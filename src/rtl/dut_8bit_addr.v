==> flow/design.v <==
`timescale 1ns / 1ps
module fa_1bit(
    input a, b, cin,
    output sum, cout
);
    assign sum = a ^ b ^ cin;
    assign cout = (a & b) | ((a ^ b) & cin);
endmodule
module dut_8bit_addr #(
    parameter WIDTH = 8
)(
    input [WIDTH-1:0] Value_a, Value_b,
    input Data_val, clk, reset_n,
    input [WIDTH-1:0] Des_value,            
    input [2:0] Des_address,                
    input Des_req_valid,                    
    input Des_wr_rd,                        
    output reg [WIDTH-1:0] Des_rd_value,    
    output reg [WIDTH-1:0] Sum_result,
    output reg Sum_carry, Data_ready
);
    reg [WIDTH-1:0] value_a_reg, value_b_reg;
    reg data_val_reg;
    reg [7:0] control_register;  
    reg [7:0] offset_value;      
    reg [7:0] general_purpose;   
    always @(posedge clk or negedge reset_n) begin
        if (!reset_n) begin
            value_a_reg  <= 0;
            value_b_reg  <= 0;
            data_val_reg <= 1'b0;
        end
        else begin
            value_a_reg  <= Value_a;
            value_b_reg  <= Value_b;
            data_val_reg <= Data_val;
        end
    end
    wire [WIDTH-1:0] sum_wire;
    wire [WIDTH:0] carry_wire;
    assign carry_wire[0] = 1'b0;
    genvar i;
    generate
        for (i = 0; i < WIDTH; i = i + 1) begin : fa_gen
            fa_1bit fa_inst (
                .a(value_a_reg[i]),
                .b(value_b_reg[i]),
                .cin(carry_wire[i]),
                .sum(sum_wire[i]),
                .cout(carry_wire[i+1])
            );
        end
    endgenerate
    wire [WIDTH-1:0] adder_result;
    wire adder_carry;
    wire [WIDTH:0] offset_result;
    assign adder_result = sum_wire;
    assign adder_carry = carry_wire[WIDTH];
    assign offset_result = {1'b0, adder_result} + {1'b0, offset_value};
    always @(posedge clk or negedge reset_n) begin
        if (!reset_n) begin
            Sum_result <= 0;
            Sum_carry <= 1'b0;
        end
        else begin
            if (control_register[0]) begin
                Sum_result <= offset_result[WIDTH-1:0];
                Sum_carry <= offset_result[WIDTH] | adder_carry;  
            end else begin
                Sum_result <= adder_result;
                Sum_carry <= adder_carry;
            end
        end
    end
    always @(posedge clk or negedge reset_n) begin
        if (!reset_n) begin
            Data_ready <= 1'b0;
        end
        else begin
            Data_ready <= data_val_reg;  
        end
    end
    always @(posedge clk or negedge reset_n) begin
        if (!reset_n) begin
            control_register <= 0;     
            offset_value     <= 0;     
            general_purpose  <= 0;     
        end
        else if (Des_req_valid && Des_wr_rd) begin  
            case (Des_address)
                3'b000: control_register <= Des_value;
                3'b001: offset_value     <= Des_value;
                3'b010: general_purpose  <= Des_value;
                default: ;  
            endcase
        end
    end
    always @(posedge clk or negedge reset_n) begin
        if (!reset_n) begin
            Des_rd_value <= 8'b0;
        end
        else if (Des_req_valid && !Des_wr_rd) begin  
            case (Des_address)
                3'b000: Des_rd_value <= control_register;
                3'b001: Des_rd_value <= offset_value;
                3'b010: Des_rd_value <= general_purpose;
                default: Des_rd_value <= 8'b0;
            endcase
        end
    end
endmodule
# == Reports on dut_8bit_addr ==
# What the tools print for dut_8bit_addr, step after step.
# Lines are those of the file above, counted from 1.
# Operators carry their Yosys type and port widths (W data, S select, Z words).
# Library cell names are shortened.
# A cell with n/a has no value.
# setup
top_module,dut_8bit_addr
clock_port,clk
library,sky130hd
pvt_corner,tt_025C_1v80

# == After elaboration ==
# Source: Yosys, flattened and elaborated, memories not mapped. Widths are those after wreduce. Registers that Yosys merges into a memory's read port (data or address) are not register bits. Print and check cells do not count. Equal cells are merged and count once.
# op_classes
n_mux,3
n_addsub,1
reduce_and_logical,7
eq_ne,2
logic,38
# op_table
operator,n
$pmux W8 S3,1
$and A1 B1 Y1,15
$xor A1 B1 Y1,15
$add A8 B8 Y9,1
$or A1 B1 Y1,8
$mux W8,1
$reduce_and A2 Y1,3
$eq A3 B1 Y1 const B,1
$eq A3 B2 Y1 const B,1
$logic_not A3 Y1,1
$logic_and A1 B1 Y1,2
$logic_not A1 Y1,1
$mux W1,1
# word_totals
reg_bits,59
input_bits,32
elab_cells,61

# == Depth ==
# Yosys ltp: most cells in a row. Word level: on the elaborated netlist, between registers, memories and ports. Mapped: between sequential cells and ports; inverters and the memories' decode and read muxes count.
# logic_depth
depth_word,17
ABC_AREA,0
ltp_mapped,14

# == After synthesis ==
# The flow's flattened synthesis, as Yosys stat reports it; memories are mapped. The netlist is that of the ABC_AREA named above (0 if unset); the other value can give another one.
# Totals and module areas in this step are rounded.
# mapped
area_um2,2783
mapped_cells,213
flip_flops,59
# types
cell_type,n,area_total_um2
dfrtp_1,59,1.48E+03
mux2_2,17,191.434
fa_1,8,160.154
mux2_4,8,120.115
ha_1,9,112.608
mux2i_1,9,90.086
o21ai_0,18,90.086
inv_1,20,75.072
a22o_1,8,70.067
nand2_1,10,37.536
buf_6,3,33.782
a211oi_1,4,30.029
a21oi_1,5,25.024
o21a_1,3,22.522
a211oi_4,1,20.019
nand3b_4,1,20.019
o22ai_1,3,18.768
xnor2_1,2,17.517
# Other cell types: 17; their cells: 25.
# By module: a second synthesis without flattening, with its own total; a netlist apart from the flattened one above.
# hier_totals
cells_unflattened,203
area_unflattened_um2,2716
# Rows give one instance, submodules left out.
# modules
mod,n_cells,mod_area_um2,n_inst
dut_8bit_addr,195,2556,1
fa_1bit,1,20.0,8

# == Worst setup path after synthesis ==
# Source: OpenSTA report_checks on the synthesized netlist (no wires, ideal clock, input and output delay 20% of the period each), path of least setup slack; recovery checks are left aside. Register names are those of the netlist, which keeps one name where synthesis merged equal registers.
# synth_timing
kind,register -> register
start,register value_b_reg[0]
end,register Sum_carry
driving_pins,15
t_required_ns,3.953
path_delay_ns,3.931
setup_ns,0.127
t_arrival_ns,3.804
path_buffers,0
tclk_ns,4.08
path_slack_ns,0.149
period_less_setup_slack_ns,3.931
# "path_delay_ns" is the arrival time less input delay plus setup time.
# "driving_pins" counts driving pins, that of a launching flip-flop among them; a cell with two outputs on the path counts twice.
# "period_less_setup_slack_ns" is the clock period less the worst setup slack; recovery checks do not enter. This is arithmetic on one report: input and output delays are still those of the set period (20% each).
# Between the ends stands the longest chain of elaborated cells between them, by number of cells; it is not shown to be the way that was timed. Of several equally long chains one is given.
# A line is the first line of the expression or statement that the cell stems from. Yosys adds cells for indexed reads and writes and turns some case tables into memories.
# At most two assigning lines are given for a register; there are more.
# synth_between
path_cell_list,dfrtp_1 -> ha_1 -> inv_1 -> fa_1 -> fa_1 -> fa_1 -> fa_1 -> fa_1 -> fa_1 -> inv_1 -> fa_1 -> ha_1 -> o21a_1 -> nor2_1 -> a21oi_1
elab_chain_len,17
cells_between,26
# synth_lines
item,line,text
start: declaration,22,"reg [WIDTH-1:0] value_a_reg, value_b_reg;"
start: assignment,30,value_b_reg  <= 0;
start: assignment,35,value_b_reg  <= Value_b;
$and A1 B1 Y1 x2,7,assign cout = (a & b) | ((a ^ b) & cin);
$or A1 B1 Y1,7,
$and A1 B1 Y1,7,
$or A1 B1 Y1,7,
$and A1 B1 Y1,7,
$or A1 B1 Y1,7,
$and A1 B1 Y1,7,
[... 2 more ...],n/a,
$or A1 B1 Y1,7,
$and A1 B1 Y1,7,
$or A1 B1 Y1,7,
$xor A1 B1 Y1,6,assign sum = a ^ b ^ cin;
$add A8 B8 Y9,59,"assign offset_result = {1'b0, adder_result} + {1'b0, offset_value};"
$or A1 B1 Y1,68,Sum_carry <= offset_result[WIDTH] | adder_carry;
$mux W1,66,if (control_register[0]) begin
end: assignment,68,
end: assignment,71,Sum_carry <= adder_carry;
end: declaration,20,"output reg Sum_carry, Data_ready"

# == Worst path after layout ==
# From the final timing report of stored run 1: the path of least setup slack in the routed layout; clock arrival at registers is part of the times.
# layout_timing
kind,register -> register
start,register value_b_reg[0]
end,register Sum_result[7]
setup_ns,0.10
tclk_ns,5.13
path_buffers,0
path_slack_ns,0.78
t_arrival_ns,4.58
driving_pins,15
t_required_ns,5.36
# Between the ends stands the longest chain of elaborated cells between them, by number of cells; it is not shown to be the way that was timed. Of several equally long chains one is given.
# At most two assigning lines are given for a register; there are more.
# layout_between
path_cell_list,dfrtp_1 -> ha_1 -> inv_1 -> fa_1 -> fa_1 -> fa_1 -> fa_1 -> fa_1 -> fa_1 -> inv_1 -> ha_1 -> nand3_1 -> o32ai_1 -> nand3b_1 -> o211ai_1
elab_chain_len,16
cells_between,23
# layout_lines
item,line,text
start: declaration,22,"reg [WIDTH-1:0] value_a_reg, value_b_reg;"
start: assignment,30,value_b_reg  <= 0;
start: assignment,35,value_b_reg  <= Value_b;
$and A1 B1 Y1 x2,7,assign cout = (a & b) | ((a ^ b) & cin);
$or A1 B1 Y1,7,
$and A1 B1 Y1,7,
$or A1 B1 Y1,7,
$and A1 B1 Y1,7,
$or A1 B1 Y1,7,
$and A1 B1 Y1,7,
$or A1 B1 Y1,7,
$and A1 B1 Y1,7,
$or A1 B1 Y1,7,
$and A1 B1 Y1,7,
$or A1 B1 Y1,7,
$xor A1 B1 Y1,6,assign sum = a ^ b ^ cin;
$add A8 B8 Y9,59,"assign offset_result = {1'b0, adder_result} + {1'b0, offset_value};"
$mux W8,66,if (control_register[0]) begin
end: assignment,67,Sum_result <= offset_result[WIDTH-1:0];
end: assignment,70,Sum_result <= adder_result;
end: declaration,19,"output reg [WIDTH-1:0] Sum_result,"

# Record of 2 stored runs of the RTL-to-layout flow on dut_8bit_addr, platform sky130hd. The runs are unordered. Constraints: input delay and output delay 20% of the set period each, output load 0.01 pF.
# "period_less_ws_ns" = clock period - worst setup slack. The figure is calculated, with input and output delays left at 20% of the set period.
# "worst_path_allowed_less_slack_ns": the worst setup path's part of the clock period (all of it between registers, 20% less for each end at a port) less its slack. A launch clock that arrives late makes it longer, a capture clock that arrives late makes it shorter.
# "power.total_mw": no workload was simulated; the value follows from the tool's default switching activity.
# Measured values are rounded.
# Settings: . = not set for that run.
run name,period_ns,CORE_UTILIZATION,HOLD_SLACK_MARGIN,CORE_ASPECT_RATIO,CORE_MARGIN,CELL_PAD_IN_SITES_DETAIL_PLACEMENT,TNS_END_PERCENT,GPL_TIMING_DRIVEN,CTS_CLUSTER_DIAMETER,SLEW_MARGIN,CAP_MARGIN,PLACE_DENSITY_LB_ADDON,CELL_PAD_IN_SITES_GLOBAL_PLACEMENT,ABC_AREA,GPL_ROUTABILITY_DRIVEN,CTS_CLUSTER_SIZE,power.total_mw,worst_path_allowed_less_slack_ns,critical_path_type,synth_chip_area_um2,design.die.area_um2,final_setup_ws_ns,period_less_ws_ns,utilization_pct,cell_area_final_um2,total_negative_slack_ns
stored run 1,5.13,27,0.1,0.72,6,1,50,0,305,35,20,.,.,.,.,.,1.617,4.35,register -> register,2783,12920,0.781,4.349,38.5,3740,0.000
stored run 2,3.03,47,.,.,2,1,5,.,.,20,20,0.0,3,0,0,91,2.490,3.87,register -> register,2783,6552,-0.841,3.871,62.8,3652,-2.817
